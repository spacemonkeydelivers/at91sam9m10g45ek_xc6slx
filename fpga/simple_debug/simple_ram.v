==> flow/design.v <==
`timescale 1ns / 1ps
module SimpleRam(
   input wire reset_i,
   input wire clk_i,
   input wire wr_i,
   input wire rd_i,
   input wire [LOG2_SIZE - 1: 0] addr_i,
   input wire [DATA_WIDTH - 1:0] data_i,
   output wire [DATA_WIDTH - 1:0] data_o
);
   parameter LOG2_SIZE = 5;
   parameter SIZE = 2**LOG2_SIZE;
   parameter DATA_WIDTH = 16;
   reg [DATA_WIDTH - 1:0] storage[SIZE-1:0];
   reg [DATA_WIDTH - 1:0] out = 0;
   assign data_o = rd_i ? out : {DATA_WIDTH{1'bZ}};
   always @ (posedge clk_i)
   begin
      if (reset_i)
      begin
         out <= 16'h0;
      end
      else
      begin
         if (wr_i)
         begin
            storage[addr_i] <= data_i;
         end
         if (rd_i)
         begin
            out <= storage[addr_i];
         end
      end
   end
endmodule
module simple_debug(
   inout wire [DATA_WIDTH - 1:0] data_io,  
   input wire [24:0] addr_i,               
   input wire read_i,                      
   input wire write_i,                     
   input wire [1:0] cs_i,                  
   input wire clk_i,                       
   input wire reset_i,                     
   input wire irq_i,                       
   output wire irq_o,                      
   output wire [4:0] leds_o                
);
   localparam DATA_WIDTH = 16;
   reg stage_1 = 0;
   reg stage_2 = 0;
   reg stage_3 = 0;
   wire disable_io;
   assign disable_io = (read_i);
   wire chip_select = cs_i[0] && cs_i[1];
   wire [DATA_WIDTH - 1:0] data_to_iface;
   reg [DATA_WIDTH - 1:0] data_from_iface = 0;
   reg [15:0] stored_data;
   reg	[31:0] counter = 0;  
   assign leds_o[0] = 1;
   assign leds_o[1] = counter[0];
   assign leds_o[2] = counter[31];
   assign leds_o[3] = irq_i;
   assign leds_o[4] = stored_data[0];
   reg irq = 0;
   assign irq_o = irq;
   genvar y;
   generate
   for(y = 0; y < 16; y = y + 1 ) 
   begin : iobuf_generation
      IOBUF io_y (
         .I( data_from_iface[y] ),
         .O( data_to_iface[y] ),
         .IO( data_io[y] ),
         .T ( disable_io )
      );
   end
   endgenerate
   parameter RAM_ADDRESS_START = 25'h2000;
   parameter RAM_SIZE = 32;
   parameter RAM_SIZE_LOG2 = 5;
   wire ram_accessed = (({cs_i[0], addr_i} >= RAM_ADDRESS_START) && ({cs_i[0], addr_i} < (RAM_ADDRESS_START + RAM_SIZE*2))) ? 1 : 0;
	wire clear_irq = ({cs_i[0], addr_i} == 25'h0);
   wire [DATA_WIDTH - 1:0] ram_d;
   SimpleRam #(.DATA_WIDTH(DATA_WIDTH),
               .SIZE(RAM_SIZE),
               .LOG2_SIZE(RAM_SIZE_LOG2))
             RAM0(.reset_i(!reset_i),
                  .clk_i(clk_i),
                  .rd_i(!read_i && ram_accessed),
                  .wr_i(!write_i && ram_accessed),
                  .addr_i(addr_i[RAM_SIZE_LOG2:1]),  
                  .data_i(data_to_iface),
                  .data_o(ram_d));
   wire iface_accessed = {stage_2, stage_3} == 2'b01;
   always @ (posedge clk_i) 
   begin
      if (!reset_i)
      begin
         counter <= 0;
         stage_3 <= 0;
         stage_2 <= 0;
         stage_1 <= 0;
         data_from_iface <= 0;
         irq <= 0;
      end
      else
      begin
			if (counter == 32'hFFFFFFFF)
			begin
				irq <= 1;
			end
         counter <= counter + 1;
         stage_3 <= stage_2;
         stage_2 <= stage_1;
         stage_1 <= chip_select;
         if (iface_accessed)
         begin
            if (!read_i)
            begin
               if (ram_accessed)
               begin
                  data_from_iface <= ram_d;
               end
               else
               begin
                  data_from_iface <= (addr_i[DATA_WIDTH - 1:0] | cs_i[0]);
               end
            end
            if (!write_i)
            begin
               if (!ram_accessed)
               begin
						if (clear_irq)
						begin
							irq <= data_to_iface[0];
						end
						else
						begin
	                  stored_data <= data_to_iface;
						end
               end
            end
         end
      end
   end
endmodule
Reports on SimpleRam --
Tool output for the design above, in the order of the flow. Lines are those of the file above, counted from 1. Operators: Yosys type, input widths -> output width; for muxes data width and select width s. Library cell names are shortened. Not given: -
Inputs: top SimpleRam, clock port clk_i, cell library sky130hd, timing corner tt_025C_1v80

Elaborated design --
Counts by Yosys on the flattened word-level netlist (proc, flatten, opt, wreduce; memories kept). Register bits leave out memories and registers merged into their read ports (data or address); mux counts leave out enables and synchronous resets folded into registers. Print and check cells are left out. Cells with the same type and inputs are merged into one. Memory sizes are those after Yosys's memory passes, which may raise the word count (mostly to a power of two), join words into wider ones and drop unused or constant bits.
Operators by class: mux-type cells 7
Operator list (number):
- $mux 16 | 3
- $mux 5 | 2
- $mux 1 | 2
Bit counts: word width x clocked read ports 16, memories kept 1, cells after elaboration 8, input bits 25, output and inout port bits 16, flip-flop bits (word level) 0, memory bits (writable) 512
Memory list:
- storage | words 32, width 16, rd ports 1, wr ports 1, line 14 | reg [DATA_WIDTH - 1:0] storage[SIZE-1:0];

Logic depth --
Depth = most cells in a row (Yosys ltp): at word level without a register or memory, in the mapped netlist without a sequential cell, where the memories' decode and read muxes count.
Depth: depth in word-level cells 2, ABC_AREA 0, gate-level depth with buffers 8, mapped depth without buffers 4

Mapped cells and area --
The flow's flattened synthesis, as Yosys stat reports it; memories are mapped. The netlist is that of the ABC_AREA named above (0 if unset); the other value can give another one. Totals and module areas in this step are rounded.
Cells by type:
- edfxtp_1 | number 512, total area 1.54E+04 µm²
- mux4_2 | number 84, total area 1.89E+03 µm²
- mux2i_1 | number 84, total area 840.806 µm²
- dfxtp_1 | number 16, total area 320.307 µm²
- nor2_1 | number 58, total area 217.709 µm²
- o22ai_1 | number 28, total area 175.168 µm²
- a22oi_1 | number 16, total area 120.115 µm²
- buf_2 | number 22, total area 110.106 µm²
- buf_4 | number 12, total area 90.086 µm²
- a22o_1 | number 10, total area 87.584 µm²
- buf_6 | number 7, total area 78.826 µm²
- nor4_1 | number 12, total area 75.072 µm²
- o21ai_0 | number 13, total area 65.062 µm²
- a311oi_1 | number 7, total area 61.309 µm²
- o21bai_1 | number 7, total area 52.55 µm²
- and2_1 | number 8, total area 50.048 µm²
- nand4bb_1 | number 4, total area 45.043 µm²
- a31oi_1 | number 7, total area 43.792 µm²
Not listed: further types 36, cells in them 90.
Mapped netlist: buffers 57, cells in the netlist 997, sequential part of the area 0.0157 mm², synthesis area 0.0204 mm², flip-flops 528

Path before layout --
Source: OpenSTA report_checks on the synthesized netlist (no wires, ideal clock, input and output delay 20% of the period each), path of least setup slack; recovery checks are left aside. Register names are those of the netlist, which keeps one name where synthesis merged equal registers.
Timing path post-synthesis: kind input -> register, start in addr_i[0], end mem storage[12][0], time at the first pin 0.480 ns, setup slack -0.138 ns, setup time 0.388 ns, data arrival time 2.149 ns, stages 6, path delay 2.057 ns, period 2.4 ns, period reached after synthesis 2.538 ns
"path delay" is the arrival time less input delay plus setup time. "stages" counts driving pins, that of a launching flip-flop among them; a cell with two outputs on the path counts twice. "period reached after synthesis" is the clock period less the worst setup slack; recovery checks do not enter. This is arithmetic on one report: input and output delays are still those of the set period (20% each). The rows between start and end are the longest chain of elaborated cells between them; the timing report does not say that the signal goes this way. Where chains are equally long, one stands for them. Each line given opens the expression or statement behind the cell; cells for indexed reads and writes are added by Yosys, which also makes memories of some case tables.
On the way, post-synthesis: cell sequence buf_6 buf_12 buf_6 or3_1 clkbuf_1 nor2_1, length of the longest elaborated chain 2, elaborated cells between the ends (all ways) 2, source lines of those cells 2
RTL lines, path post-synthesis:
- from (decl) | line 7 | input wire [LOG2_SIZE - 1: 0] addr_i,
- $mux 5 | line 25 | if (wr_i)
- $mux 5 | line 19 | if (reset_i)
- to (decl) | line 14 | reg [DATA_WIDTH - 1:0] storage[SIZE-1:0];

Worst path after layout --
From the final timing report of run A: the path of least setup slack in the routed layout; clock arrival at registers is part of the times.
Timing path post-layout: kind input -> register, start in addr_i[3], end reg out[0], setup slack 0.75 ns, time at the first pin 0.72 ns, period 3.6 ns, data arrival time 3.25 ns, setup time 0.15 ns, stages 6
On the way, post-layout: cell sequence clkdlybuf4s50_1 buf_4 nand4bb_1 o21ai_0 nor4_1 a31oi_1
RTL lines, path post-layout:
- from (decl) | line 7 | input wire [LOG2_SIZE - 1: 0] addr_i,
- to (decl) | line 15 | reg [DATA_WIDTH - 1:0] out = 0;
Chain of elaborated cells between the ends: none given.

==> runs of SimpleRam <==
2 stored runs of SimpleRam in the flow (synthesis by Yosys, layout by OpenROAD, sky130hd cells), in arbitrary order. Constraints: input delay and output delay 20% of the set period each, output load 0.01 pF.
"worst path time" means the part of the period allowed to the worst setup path (the constraints hold back 20% at inputs and 20% at outputs) less its slack; where the path has registers, the arrival times of their clocks count too.
"total power of the final layout" is the tool's figure for a default switching activity; nothing was simulated.
The measured numbers are rounded.

[run A] flow files
==> flow/run.sh <==
#!/bin/bash
# the make line also repeats the synthesis and layout settings of config.mk as NAME=value (left out here)
make -C /OpenROAD-flow-scripts/flow DESIGN_CONFIG=/design/flow/config.mk WORK_HOME=/design/flow/orfs CLKGATE_MAP_FILE= finish
==> flow/config.mk <==
export PLATFORM = sky130hd
export DESIGN_NAME = SimpleRam
export DESIGN_NICKNAME = SimpleRam
export VERILOG_FILES = /design/flow/design.v
export SDC_FILE = /design/flow/constraint.sdc
export NUM_CORES = 4
export LEC_CHECK = 0
export CAP_MARGIN = 10
export CELL_PAD_IN_SITES_GLOBAL_PLACEMENT = 2
export CORE_ASPECT_RATIO = 1.4
export CORE_MARGIN = 2
export CORE_UTILIZATION = 66
export CTS_CLUSTER_DIAMETER = 195
export HOLD_SLACK_MARGIN = 0.01
export MAX_ROUTING_LAYER = met5
export MIN_ROUTING_LAYER = met1
export PLACE_DENSITY = 0.54
export SETUP_SLACK_MARGIN = -0.08
export SLEW_MARGIN = 20
==> flow/constraint.sdc <==
create_clock -name core_clock -period 3.6 [get_ports {clk_i}]
set_input_delay 0.7200 -clock core_clock [delete_from_list [all_inputs] [get_ports {clk_i}]]
set_output_delay 0.7200 -clock core_clock [all_outputs]
set_load 0.01 [all_outputs]

[run A] result: synthesized cell area 0.0204 mm²; die area 0.0323 mm²; standard-cell area after routing 0.0229 mm²; utilization of the finished layout 74.8 %; setup slack of the worst path 0.746 ns; summed negative setup slack 0.000 ns; total power of the final layout 12300 µW; worst path time 2.13 ns; critical path kind input -> register

[run B] flow files
==> flow/run.sh <==
#!/bin/bash
# the make line also repeats the synthesis and layout settings of config.mk as NAME=value (left out here)
make -C /OpenROAD-flow-scripts/flow DESIGN_CONFIG=/design/flow/config.mk WORK_HOME=/design/flow/orfs CLKGATE_MAP_FILE= finish
==> flow/config.mk <==
export PLATFORM = sky130hd
export DESIGN_NAME = SimpleRam
export DESIGN_NICKNAME = SimpleRam
export VERILOG_FILES = /design/flow/design.v
export SDC_FILE = /design/flow/constraint.sdc
export NUM_CORES = 4
export LEC_CHECK = 0
export CAP_MARGIN = 20
export CORE_MARGIN = 2
export CORE_UTILIZATION = 40
export SETUP_SLACK_MARGIN = -0.12
export SLEW_MARGIN = 20
==> flow/constraint.sdc <==
create_clock -name core_clock -period 2.7 [get_ports {clk_i}]
set_input_delay 0.5400 -clock core_clock [delete_from_list [all_inputs] [get_ports {clk_i}]]
set_output_delay 0.5400 -clock core_clock [all_outputs]
set_load 0.01 [all_outputs]

[run B] result: synthesized cell area 0.0204 mm²; die area 0.0527 mm²; standard-cell area after routing 0.024 mm²; utilization of the finished layout 47.9 %; setup slack of the worst path 0.484 ns; summed negative setup slack 0.000 ns; total power of the final layout 16800 µW; worst path time 1.68 ns; critical path kind register -> output
